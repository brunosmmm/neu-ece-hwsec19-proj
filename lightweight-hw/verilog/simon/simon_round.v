==> flow/design.v <==
module rotate_unit
  #(
    parameter integer amount = 1,
    parameter integer width = 32,
    parameter rl = 0
    )
   (
    input [width-1:0] i_value,
    output [width-1:0] o_value
    );
   wire                right_left;
   assign right_left = rl;
   assign o_value = (right_left == 0) ? {i_value[width-amount-1:0], i_value[width-1:width-amount]} :
                    {i_value[amount-1:0], i_value[width-1:amount]} ;
endmodule
module simon_round
  #(
    parameter integer SIMON_MAX_WORD_WIDTH = 64,
    parameter integer REGISTER_WIDTH = 64
    )
   (
    input                                 mode,
    input                                 enc_dec,
    input [SIMON_MAX_WORD_WIDTH-1:0]      block1_in,
    input [SIMON_MAX_WORD_WIDTH-1:0]      block2_in,
    input [SIMON_MAX_WORD_WIDTH-1:0]      key,
    input                                 i_valid,
    output reg [SIMON_MAX_WORD_WIDTH-1:0] block1_out,
    output reg [SIMON_MAX_WORD_WIDTH-1:0] block2_out,
    output reg                            o_valid,
    output reg                            i_ready,
    input                                 ck,
    input                                 nrst
    );
   reg [32-1:0] rl1_64in;
   reg [32-1:0] rl2_64in;
   reg [32-1:0] rl8_64in;
   reg [64-1:0] rl1_128in;
   reg [64-1:0] rl2_128in;
   reg [64-1:0] rl8_128in;
   wire [32-1:0] rl1_64out;
   wire [32-1:0] rl2_64out;
   wire [32-1:0] rl8_64out;
   wire [64-1:0] rl1_128out;
   wire [64-1:0] rl2_128out;
   wire [64-1:0] rl8_128out;
   rotate_unit
     #(
       .amount(1),
       .width(64),
       .rl(0)
       ) rotate_left_1_128
       (
        .i_value(rl1_128in),
        .o_value(rl1_128out)
        );
   rotate_unit
     #(
       .amount(2),
       .width(64),
       .rl(0)
       ) rotate_left_2_128
       (
        .i_value(rl2_128in),
        .o_value(rl2_128out)
        );
   rotate_unit
     #(
       .amount(8),
       .width(64),
       .rl(0)
       ) rotate_left_8_128
       (
        .i_value(rl8_128in),
        .o_value(rl8_128out)
        );
   rotate_unit
     #(
       .amount(1),
       .width(32),
       .rl(0)
       ) rotate_left_1_64
       (
        .i_value(rl1_64in),
        .o_value(rl1_64out)
        );
   rotate_unit
     #(
       .amount(2),
       .width(32),
       .rl(0)
       ) rotate_left_2_64
       (
        .i_value(rl2_64in),
        .o_value(rl2_64out)
        );
   rotate_unit
     #(
       .amount(8),
       .width(32),
       .rl(0)
       ) rotate_left_8_64
       (
        .i_value(rl8_64in),
        .o_value(rl8_64out)
        );
   wire [SIMON_MAX_WORD_WIDTH-1:0]     out;
   wire [SIMON_MAX_WORD_WIDTH-1:0]     xin, yin;
   reg [SIMON_MAX_WORD_WIDTH-1:0]      tmp;
   reg                                 busy;
   reg                                 enc_dec_mode, simon_mode;
   assign xin = enc_dec ? block1_in : block2_in;
   assign yin = enc_dec ? block2_in : block1_in;
   assign out = (simon_mode == 1'b0) ? {32'b0, (rl1_64out & rl8_64out) ^ rl2_64out} ^ tmp:
                (rl1_128out & rl8_128out) ^ rl2_128out ^ tmp;
   always @(posedge ck) begin
      if (!nrst) begin
         enc_dec_mode <= '0;
         simon_mode <= '0;
         block1_out <= '0;
         block2_out <= '0;
         o_valid <= '0;
         i_ready <= '1;
         busy <= '0;
         tmp <= '0;
         rl1_64in <= 0;
         rl2_64in <= 0;
         rl8_64in <= 0;
      end
      else begin
         if (i_valid && !busy) begin
            i_ready <= '0;
            busy <= '1;
            enc_dec_mode <= enc_dec;
            simon_mode <= mode;
            tmp <= key ^ yin;
            if (mode == 1'b0) begin
               rl1_64in <= xin[31:0];
               rl2_64in <= xin[31:0];
               rl8_64in <= xin[31:0];
            end
            else begin
               rl1_128in <= xin;
               rl2_128in <= xin;
               rl8_128in <= xin;
            end
            if (enc_dec) begin
               block2_out <= block1_in;
            end
            else begin
               block1_out <= block2_in;
            end
         end  
         else begin
            if (busy) begin
               o_valid <= '1;
               i_ready <= '1;
               busy <= '0;
               if (enc_dec_mode) begin
                  block1_out <= out;
               end
               else begin
                  block2_out <= out;
               end
            end
            else begin
               o_valid <= '0;
            end
         end  
      end  
   end  
endmodule
Tool chain data of simon_round
The steps from the RTL of simon_round to its reports follow in flow order.
Lines are those of the file above, counted from 1.
Operators carry their Yosys type and port widths (W data, S select, Z words).
Cell names lack the library's common part.
The mark -- stands for no value.
- top: simon_round
- clock input: ck
- standard-cell library: sky130hd
- library corner: tt_025C_1v80

Elaborated design
Source: Yosys, flattened and elaborated, memories not mapped. Widths are those after wreduce. Registers that Yosys merges into a memory's read port (data or address) are not register bits. Print and check cells do not count. Equal cells are merged and count once.
- noted cells after elaboration: 44
- bits in latches at 0
- register bits at 293
- ROM bits at 0
- input port bits at 197
- memory bits (writable) at 0
- clocked read ports x word width at 0
- memories kept at 0
- shifts and indexed selects: 0
- noted reductions and logical operators: 8
- equality and inequality tests at 3
- order comparisons at 0
- noted muxes and demuxes: 15
- noted bitwise operators: 8
- noted add/sub/neg operators: 0
- $mul at 0
- div/mod/pow operators: 0
- operators with widths (operator ; count):
    $mux W64 ; 11
    $xor A64 B64 Y64 ; 3
    $xor A32 B64 Y64 ; 1
    $and A64 B64 Y64 ; 1
    $and A32 B32 Y32 ; 1
    $xor A32 B32 Y32 ; 1
    $reduce_and A3 Y1 ; 3
    $ne A2 B2 Y1 const B ; 2
    $reduce_bool A2 Y1 ; 2
    $mux W1 ; 4
    $ne A2 B1 Y1 const B ; 1
    $reduce_and A2 Y1 ; 1
    $logic_and A1 B1 Y1 ; 1
    $not A1 Y1 ; 1
    $logic_not A1 Y1 ; 1

Depth
Depth = most cells in a row (Yosys ltp): at word level without a register or memory, in the mapped netlist without a sequential cell, where the memories' decode and read muxes count.
- depth after elaboration: 7
- ABC_AREA at 0
- noted mapped depth: 7

After synthesis
Source: synth_stat.txt of the flow (Yosys; design flattened, memories mapped). It holds for the ABC_AREA given above (unset counts as 0); a run with the other value may have another netlist.
- noted flip-flops: 293
- noted mapped area: 18290.0 um2
- standard cells after synthesis: 2009
- buffers: 159
- sequential part of the area: 6506.2 um2
- cells by type (cell ; count ; total area (um2)):
    dfxtp_1 ; 229 ; 4.58E+03
    edfxtp_1 ; 64 ; 1.92E+03
    a21oi_1 ; 227 ; 1136.09
    mux2_2 ; 96 ; 1.08E+03
    mux2i_1 ; 96 ; 960.922
    nand2_1 ; 226 ; 848.314
    xnor2_1 ; 96 ; 840.806
    o21ai_0 ; 128 ; 640.614
    o31a_1 ; 64 ; 560.538
    o32ai_1 ; 64 ; 560.538
    o41ai_1 ; 47 ; 411.645
    and4bb_2 ; 32 ; 400.384
    nor4b_4 ; 16 ; 380.365
    nor2_1 ; 100 ; 375.36
    a41o_1 ; 32 ; 320.307
    nor3_1 ; 64 ; 320.307
    and3b_1 ; 33 ; 289.027
    o41ai_2 ; 17 ; 276.515
Not listed: further types 21, cells in them 378.
The figures by module come from a second, unflattened synthesis with its own total; it is not the netlist above.
- cells (unflattened synthesis) at 2297
- noted area total of the unflattened synthesis: 20462.1 um2
Rows give one instance, submodules left out.
- modules (module ; area (um2) ; instances ; cells ; seq. area (um2)):
    simon_round ; 18300.1 ; 1 ; 2009 ; 6506.2
    rotate_unit ; 480.5 ; 1 ; 64 ; 0.0
    rotate_unit ; 480.5 ; 1 ; 64 ; 0.0
    rotate_unit ; 480.5 ; 1 ; 64 ; 0.0
    rotate_unit ; 240.2 ; 1 ; 32 ; 0.0
    rotate_unit ; 240.2 ; 1 ; 32 ; 0.0
    rotate_unit ; 240.2 ; 1 ; 32 ; 0.0

Worst setup path after synthesis
OpenSTA on the mapped netlist: ideal clock, no wires. The path of least setup slack (recovery checks aside). Input and output delay are each 20% of the period. Register names are those of the netlist, which keeps one name where synthesis merged equal registers.
- kind: input to register
- from: input i_valid
- to: register rl1_128in[0]
- noted clock period: 2.8 ns
- noted setup slack: -0.153 ns
- noted setup time: 0.429 ns
- arrival time: 2.524 ns
- noted stages on the path: 5
- data required time at 2.371 ns
- delay of the path: 2.393 ns
- noted external input delay: 0.560 ns
- path buffers at 2
- launch time at the first pin: 0.560 ns
- synthesis period reached: 2.953 ns
"delay of the path" is the arrival time less input delay plus setup time.
"stages on the path" counts driving pins, that of a launching flip-flop among them; a cell with two outputs on the path counts twice.
"synthesis period reached" = period - worst setup slack (recovery checks aside). The figure is calculated, with input and output delays left at 20% of the set period.
Between the ends stands the longest chain of elaborated cells between them, by number of cells; it is not shown to be the way that was timed. Of several equally long chains one is given.
A line is the first line of the expression or statement that the cell stems from. Yosys adds cells for indexed reads and writes and turns some case tables into memories.
- cell sequence: nand2b_1 > buf_2 > clkbuf_1 > nor2_1 > and2_1
- length of the longest elaborated chain at 2
- elaborated cells on any way between the ends at 2
- classes of those cells: reduce/logical (2)
- ends and longest elaborated chain, post-synthesis (what ; line ; source):
    start, declared ; 27 ; input                                 i_valid,
    $logic_and A1 B1 Y1 ; 131 ; if (i_valid && !busy) begin
    $reduce_and A3 Y1 ; -- ;
    end, assigned ; 143 ; rl1_128in <= xin;
    end, declared ; 38 ; reg [64-1:0] rl1_128in;

Timing after layout
Path of least setup slack in the final report of run 1 (OpenROAD, finished layout, wires in). Where an end is a register, its clock arrival counts in the times.
- kind: input to register
- from: input i_valid
- to: register tmp[7]
- noted setup time: 0.08 ns
- noted clock period: 5.35 ns
- arrival time: 3.79 ns
- path buffers at 4
- noted external input delay: 1.07 ns
- data required time at 5.86 ns
- noted stages on the path: 8
- noted setup slack: 2.07 ns
- launch time at the first pin: 1.07 ns
Between the ends stands the longest chain of elaborated cells between them, by number of cells; it is not shown to be the way that was timed. Of several equally long chains one is given.
- cell sequence: clkdlybuf4s50_1 > buf_4 > inv_1 > nor2_2 > buf_2 > buf_2 > nand2_1 > a21oi_1
- length of the longest elaborated chain at 1
- elaborated cells on any way between the ends at 1
- classes of those cells: reduce/logical (1)
- ends and longest elaborated chain, post-layout (what ; line ; source):
    start, declared ; 27 ; input                                 i_valid,
    $logic_and A1 B1 Y1 ; 131 ; if (i_valid && !busy) begin
    end, assigned ; 125 ; tmp <= '0;
    end, assigned ; 136 ; tmp <= key ^ yin;
    end, declared ; 109 ; reg [SIMON_MAX_WORD_WIDTH-1:0]      tmp;

Appendix: measured runs

Record of 2 stored runs of the RTL-to-layout flow on simon_round, platform sky130hd. The runs are unordered. Constraints: input delay and output delay 20% of the set period each, output load 0.01 pF.
"achieved clock period": clock period set for the run, less the worst setup slack. It is reckoned from that one timing run; input and output delays stay at 20% of the period that was set.
"total power after layout" rests on the timing tool's default activity at the inputs, not on a simulated workload.

Run 1
Settings were period_ns = 5.35; CORE_UTILIZATION = 29; PLACE_DENSITY_LB_ADDON = 0.1; CORE_MARGIN = 9; GPL_TIMING_DRIVEN = 0; GPL_ROUTABILITY_DRIVEN = 0; MIN_ROUTING_LAYER = met2; MAX_ROUTING_LAYER = met4; CAP_MARGIN = 20; SLEW_MARGIN = 20
- noted the standard-cell area of the final layout: 23875.4 um2
- noted the setup TNS: 0.000 ns
- noted the achieved clock period: 3.284 ns
- overall die area at 72433.6 um2
- post-synthesis cell area at 18290.0 um2
- smallest setup slack: 2.066 ns
- post-route utilization: 0.385
- worst-case hold slack at 0.456 ns
- total power after layout: 6.654 mW

Run 2
Settings were period_ns = 5.83; CORE_UTILIZATION = 35; SETUP_SLACK_MARGIN = 0.4; PLACE_DENSITY_LB_ADDON = 0.02; CELL_PAD_IN_SITES_GLOBAL_PLACEMENT = 2; TNS_END_PERCENT = 35; CTS_CLUSTER_DIAMETER = 116; CAP_MARGIN = 35; SLEW_MARGIN = 0; MIN_ROUTING_LAYER = met2; MAX_ROUTING_LAYER = met4; CORE_MARGIN = 2
- noted the standard-cell area of the final layout: 23069.6 um2
- noted the setup TNS: 0.000 ns
- noted the achieved clock period: 3.429 ns
- overall die area at 54102.8 um2
- post-synthesis cell area at 18290.0 um2
- smallest setup slack: 2.401 ns
- post-route utilization: 0.448
- worst-case hold slack at 0.458 ns
- total power after layout: 5.971 mW
